==> flow/design.v <==
module vending_machine(
clk,rst,change,dispense,coin_in
    );
    input clk,rst;
    input [1:0]coin_in;
    reg [1:0]cs,ns;
    parameter S0=2'd0,S1=2'd1,S2=2'd2,S3=2'd3;
    output reg [1:0]change;
    output reg dispense;
    reg [2:0]coin_value;
    always@(posedge clk or posedge rst)begin
        if(rst)begin                         
            cs<=S0;                          
        end else begin                       
            cs<=ns;
        end    
    end
    always@(posedge clk)begin
        case(cs)            
            2'b00: begin
                coin_value<=coin_in;
              if(coin_in==2'd0)begin  
                    change<=2'd0;
                    dispense<=2'd0;
                    coin_value<=3'd0;
                ns<=S0;
                end
              else if(coin_in==2'd1)begin  
                    ns<=S1;
              end  
              else if(coin_in==2'd2)begin
                    ns<=S2;
              end
            end
            2'b01: begin
                 if(coin_in==2'd0 && coin_value==2'd1)begin  
                               change<=2'd1;
                                dispense<=1'b0;
                                ns<=S0;
                  end
                   else if(coin_in==2'd1 && coin_value==2'd1)begin  
                                    ns<=S2;
                                   coin_value<=coin_value+coin_in;
                    end  
                     else if(coin_in==2'd2 && coin_value==2'd1)begin
                                       ns<=S3;
                                    coin_value<=coin_value+coin_in;
                                 end
            end
            2'b10: begin
                 if(coin_in==2'd0 && coin_value==2'd2)begin  
                                          change<=2'd2;
                                           dispense<=1'b0;
                                          ns<=S0;                                         
                             end
                              else if(coin_in==2'd1 && coin_value==2'd2)begin  
                                               ns<=S3;
                                               coin_value<=coin_value+coin_in;
                               end  
                                else if(coin_in==2'd2 && coin_value==2'd2)begin
                                                coin_value<=coin_value+coin_in;
                                                  ns<=S3;
                                            end
            end           
            2'b11:begin
                if(coin_value==2'd3)begin
                    ns<=S0;
                    change<=2'd0;
                    dispense<=1'b1;
                end else if(coin_value==3'd4)begin
                    ns=S0;
                    change<=2'd1;
                    dispense<=1'b1;
                end
            end
        endcase
    end
endmodule
# Reports on vending_machine
# The steps from the RTL of vending_machine to its reports follow in flow order.
# Line numbers count from 1 in the design file above.
# Library cell names are shortened.
# A cell with - has no value.
[setup] top_module="vending_machine" clock_port="clk" library="sky130hd" pvt_corner="tt_025C_1v80"

# Word level
# Counts by Yosys on the flattened word-level netlist (proc, flatten, opt, wreduce; memories kept). Register bits leave out memories and registers merged into their read ports (data or address). Print and check cells are left out. Cells with the same type and inputs are merged into one.
[bits] mem_bits_ro=0 out_inout_bits=3 mem_bits_rw=0 mem_count=0 clocked_rd_ports_x_width=0 reg_bits=10 latch_bits=0 inputBits=4
[classes] div=0 equal=20 addsub=1 shift=0 multipliers=0 n_reduce_logical=13 bitwise=0 cmp=0 muxes=32
[ops] operator="two-way mux 2 bit" count=17
[ops] operator="two-way mux 3 bit" count=6
[ops] operator="case mux 2 bit (select 4 bit)" count=2
[ops] operator="!= test 4 bit (second input constant)" count=3
[ops] operator="!= test 2 bit (second input constant)" count=5
[ops] operator="AND reduction 5 bit" count=2
[ops] operator="!= test 3 bit (second input constant)" count=3
[ops] operator="case mux 3 bit (select 3 bit)" count=1
[ops] operator="logical AND 1 bit" count=6
[ops] operator="equality test 2 bit (second input constant)" count=3
[ops] operator="equality test 3 x 2 -> 1 bit (second input constant)" count=2
[ops] operator="two-way mux 1 bit" count=5
[ops] operator="equality test 2 x 1 -> 1 bit (second input constant)" count=2
[ops] operator="logical NOT 2 bit" count=2
[ops] operator="AND reduction 4 bit" count=1
[ops] operator="nonzero test 4 bit" count=1
[ops] operator="case mux 1 bit (select 4 bit)" count=1
[ops] operator="equality test 3 x 1 -> 1 bit (second input constant)" count=1
[ops] operator="adder 3 x 2 -> 3 bit" count=1
[ops] operator="equality test 3 bit (second input constant)" count=1
[ops] operator="nonzero test 3 bit" count=1

# Longest topological paths
# Longest topological path by Yosys (ltp), each cell counted once; first at word level (registers and memories cut), then after technology mapping (sequential cells cut; the memories' decode and read muxes count).
[depth] depth_word=6 ABC_AREA=0 mapped_depth=5

# After synthesis
# The flow's flattened synthesis, as Yosys stat reports it; memories are mapped. The netlist is that of the ABC_AREA named above (0 if unset); the other value can give another one.
[by_type] cell_type="edfxtp_1" count=8
[by_type] cell_type="ha_1" count=6
[by_type] cell_type="dfrtp_1" count=2
[by_type] cell_type="a211oi_1" count=3
[by_type] cell_type="mux2_2" count=2
[by_type] cell_type="a221o_1" count=2
[by_type] cell_type="fa_1" count=1
[by_type] cell_type="xor2_1" count=2
[by_type] cell_type="a21oi_1" count=3
[by_type] cell_type="inv_1" count=4
[by_type] cell_type="nand2_1" count=4
[by_type] cell_type="nor3b_1" count=2
[by_type] cell_type="nor2b_1" count=2
[by_type] cell_type="and3_4" count=1
[by_type] cell_type="a2111oi_1" count=1
[by_type] cell_type="o21ai_0" count=2
[by_type] cell_type="o41ai_1" count=1
[by_type] cell_type="or3b_1" count=1
# Not listed: further types 7, cells in them 7.
[synth_totals] sequential_area_um2=290.3 n_buf=1 cell_count=54 ff_cells=10 yosys_area_um2=628.1

# Timing after synthesis
# Path of least setup slack by OpenSTA after synthesis, without wires, with an ideal clock, recovery checks aside; 20% of the period is set as input and as output delay. Where synthesis merged equal registers, the netlist keeps one of their names.
[synth_timing] kind="register -> register" from="register coin_value[1]" to="register change[0]" delay_ns=1.934 tclk_ns=2.52 setup_time_ns=0.377 driving_pins=4 path_slack_ns=0.586 arrival_ns=1.557 required_time_ns=2.143 period_less_setup_slack_ns=1.934
# "delay_ns" = arrival - input delay + setup time.
# "driving_pins" counts driving pins, that of a launching flip-flop among them; a cell with two outputs on the path counts twice.
# "period_less_setup_slack_ns" = period - worst setup slack (recovery checks aside). The figure is calculated, with input and output delays left at 20% of the set period.
# The rows between start and end are the longest chain of elaborated cells between them; the timing report does not say that the signal goes this way. Where chains are equally long, one stands for them.
# A line is the first line of the expression or statement that the cell stems from. Yosys adds cells for indexed reads and writes and turns some case tables into memories.
# At most two assigning lines are given for a register; there are more.
# Only ways into the end's enable, where the timed path ends, are counted here.
[synth_between] path_cell_list="edfxtp_1 -> or3b_1 -> and3_4 -> a2111oi_1" elab_chain_len=4 cone_cells=10 classes_between="eq/ne: 7; reduce/logical: 3"
[synth_lines] item="start, declared" line_no=10 source="reg [2:0]coin_value;"
[synth_lines] item="start, assigned" line_no=21 source="coin_value<=coin_in;"
[synth_lines] item="start, assigned" line_no=43 source="coin_value<=coin_value+coin_in;"
[synth_lines] item="equality test 3 x 2 -> 1 bit" line_no=51 source="if(coin_in==2'd0 && coin_value==2'd2)begin"
[synth_lines] item="logical AND 1 bit" line_no=51
[synth_lines] item="!= test 2 bit"
[synth_lines] item="AND reduction 5 bit"
[synth_lines] item="end, assigned" line_no=37 source="change<=2'd1;"
[synth_lines] item="end, assigned" line_no=52 source="change<=2'd2;"
[synth_lines] item="end, declared" line_no=8 source="output reg [1:0]change;"

# Timing after layout
# Path of least setup slack in the final report of run 1 (OpenROAD, finished layout, wires in). Where an end is a register, its clock arrival counts in the times.
[layout_timing] kind="register -> register" from="register coin_value[1]" to="register change[1]" path_slack_ns=-0.17 tclk_ns=1.56 required_time_ns=1.46 setup_time_ns=0.34 driving_pins=4 arrival_ns=1.63
# The rows between start and end are the longest chain of elaborated cells between them; the timing report does not say that the signal goes this way. Where chains are equally long, one stands for them.
# At most two assigning lines are given for a register; there are more.
# Only ways into the end's enable, where the timed path ends, are counted here.
[layout_between] path_cell_list="edfxtp_1 -> or3b_1 -> and3_4 -> a2111oi_4" elab_chain_len=4 cone_cells=10 classes_between="eq/ne: 7; reduce/logical: 3"
[layout_lines] item="start, declared" line_no=10 source="reg [2:0]coin_value;"
[layout_lines] item="start, assigned" line_no=21 source="coin_value<=coin_in;"
[layout_lines] item="start, assigned" line_no=43 source="coin_value<=coin_value+coin_in;"
[layout_lines] item="equality test 3 x 2 -> 1 bit" line_no=51 source="if(coin_in==2'd0 && coin_value==2'd2)begin"
[layout_lines] item="logical AND 1 bit" line_no=51
[layout_lines] item="!= test 2 bit"
[layout_lines] item="AND reduction 5 bit"
[layout_lines] item="end, assigned" line_no=37 source="change<=2'd1;"
[layout_lines] item="end, assigned" line_no=52 source="change<=2'd2;"
[layout_lines] item="end, declared" line_no=8 source="output reg [1:0]change;"

Ticket comment

2 stored runs of vending_machine in the flow (synthesis by Yosys, layout by OpenROAD, sky130hd cells), in arbitrary order. Constraints: input delay and output delay 20% of the set period each, output load 0.01 pF.
"timing.achieved_period_ns" = clock period - worst setup slack. The figure is calculated, with input and output delays left at 20% of the set period.
"worstPathTime_ns": the worst setup path's part of the clock period (all of it between registers, 20% less for each end at a port) less its slack. A launch clock that arrives late makes it longer, a capture clock that arrives late makes it shorter.
By "fin_power_mw" is meant OpenSTA's value without simulated activity: inputs other than the clock are taken to toggle once in ten clock periods, and the tool carries that through the logic.

[flow] run 1: files
==> flow/run.sh <==
#!/bin/bash
# the make line also repeats the synthesis and layout settings of config.mk as NAME=value (left out here)
make -C /OpenROAD-flow-scripts/flow DESIGN_CONFIG=/design/flow/config.mk WORK_HOME=/design/flow/orfs CLKGATE_MAP_FILE= finish
==> flow/config.mk <==
export PLATFORM = sky130hd
export DESIGN_NAME = vending_machine
export DESIGN_NICKNAME = vending_machine
export VERILOG_FILES = /design/flow/design.v
export SDC_FILE = /design/flow/constraint.sdc
export NUM_CORES = 4
export LEC_CHECK = 0
export CAP_MARGIN = 20
export CELL_PAD_IN_SITES_GLOBAL_PLACEMENT = 1
export CORE_ASPECT_RATIO = 0.59
export CORE_MARGIN = 9
export CORE_UTILIZATION = 24
export CTS_CLUSTER_DIAMETER = 235
export CTS_CLUSTER_SIZE = 72
export GPL_ROUTABILITY_DRIVEN = 1
export GPL_TIMING_DRIVEN = 0
export HOLD_SLACK_MARGIN = 0.07
export SETUP_SLACK_MARGIN = 0.27
export SLEW_MARGIN = 20
export TNS_END_PERCENT = 25
==> flow/constraint.sdc <==
create_clock -name core_clock -period 1.56 [get_ports {clk}]
set_input_delay 0.3120 -clock core_clock [delete_from_list [all_inputs] [get_ports {clk}]]
set_output_delay 0.3120 -clock core_clock [all_outputs]
set_load 0.01 [all_outputs]

[flow] run 1: metrics
[metrics] synth_chip_area_um2 = 628.1
[metrics] total_die_area_um2 = 4847.2
[metrics] final_cell_area_um2 = 960.9
[metrics] post_route_util_pct = 41.0
[metrics] worst_setup_slack_ns = -0.172
[metrics] timing.setup.tns_ns = -0.926
[metrics] fin_power_mw = 2.130
[metrics] timing.achieved_period_ns = 1.732
[metrics] worstPathTime_ns = 1.73
[metrics] critical_path_type = register -> register

[flow] run 2: files
==> flow/run.sh <==
#!/bin/bash
# the make line also repeats the synthesis and layout settings of config.mk as NAME=value (left out here)
make -C /OpenROAD-flow-scripts/flow DESIGN_CONFIG=/design/flow/config.mk WORK_HOME=/design/flow/orfs CLKGATE_MAP_FILE= finish
==> flow/config.mk <==
export PLATFORM = sky130hd
export DESIGN_NAME = vending_machine
export DESIGN_NICKNAME = vending_machine
export VERILOG_FILES = /design/flow/design.v
export SDC_FILE = /design/flow/constraint.sdc
export NUM_CORES = 4
export LEC_CHECK = 0
export CAP_MARGIN = 25
export CORE_ASPECT_RATIO = 0.81
export CORE_MARGIN = 2
export CORE_UTILIZATION = 70
export CTS_CLUSTER_DIAMETER = 170
export MAX_ROUTING_LAYER = met4
export MIN_ROUTING_LAYER = met1
export PLACE_DENSITY_LB_ADDON = 0.25
export SLEW_MARGIN = 40
==> flow/constraint.sdc <==
create_clock -name core_clock -period 1.36 [get_ports {clk}]
set_input_delay 0.2720 -clock core_clock [delete_from_list [all_inputs] [get_ports {clk}]]
set_output_delay 0.2720 -clock core_clock [all_outputs]
set_load 0.01 [all_outputs]

[flow] run 2: not finished: floorplanning ended with error PDN-0185
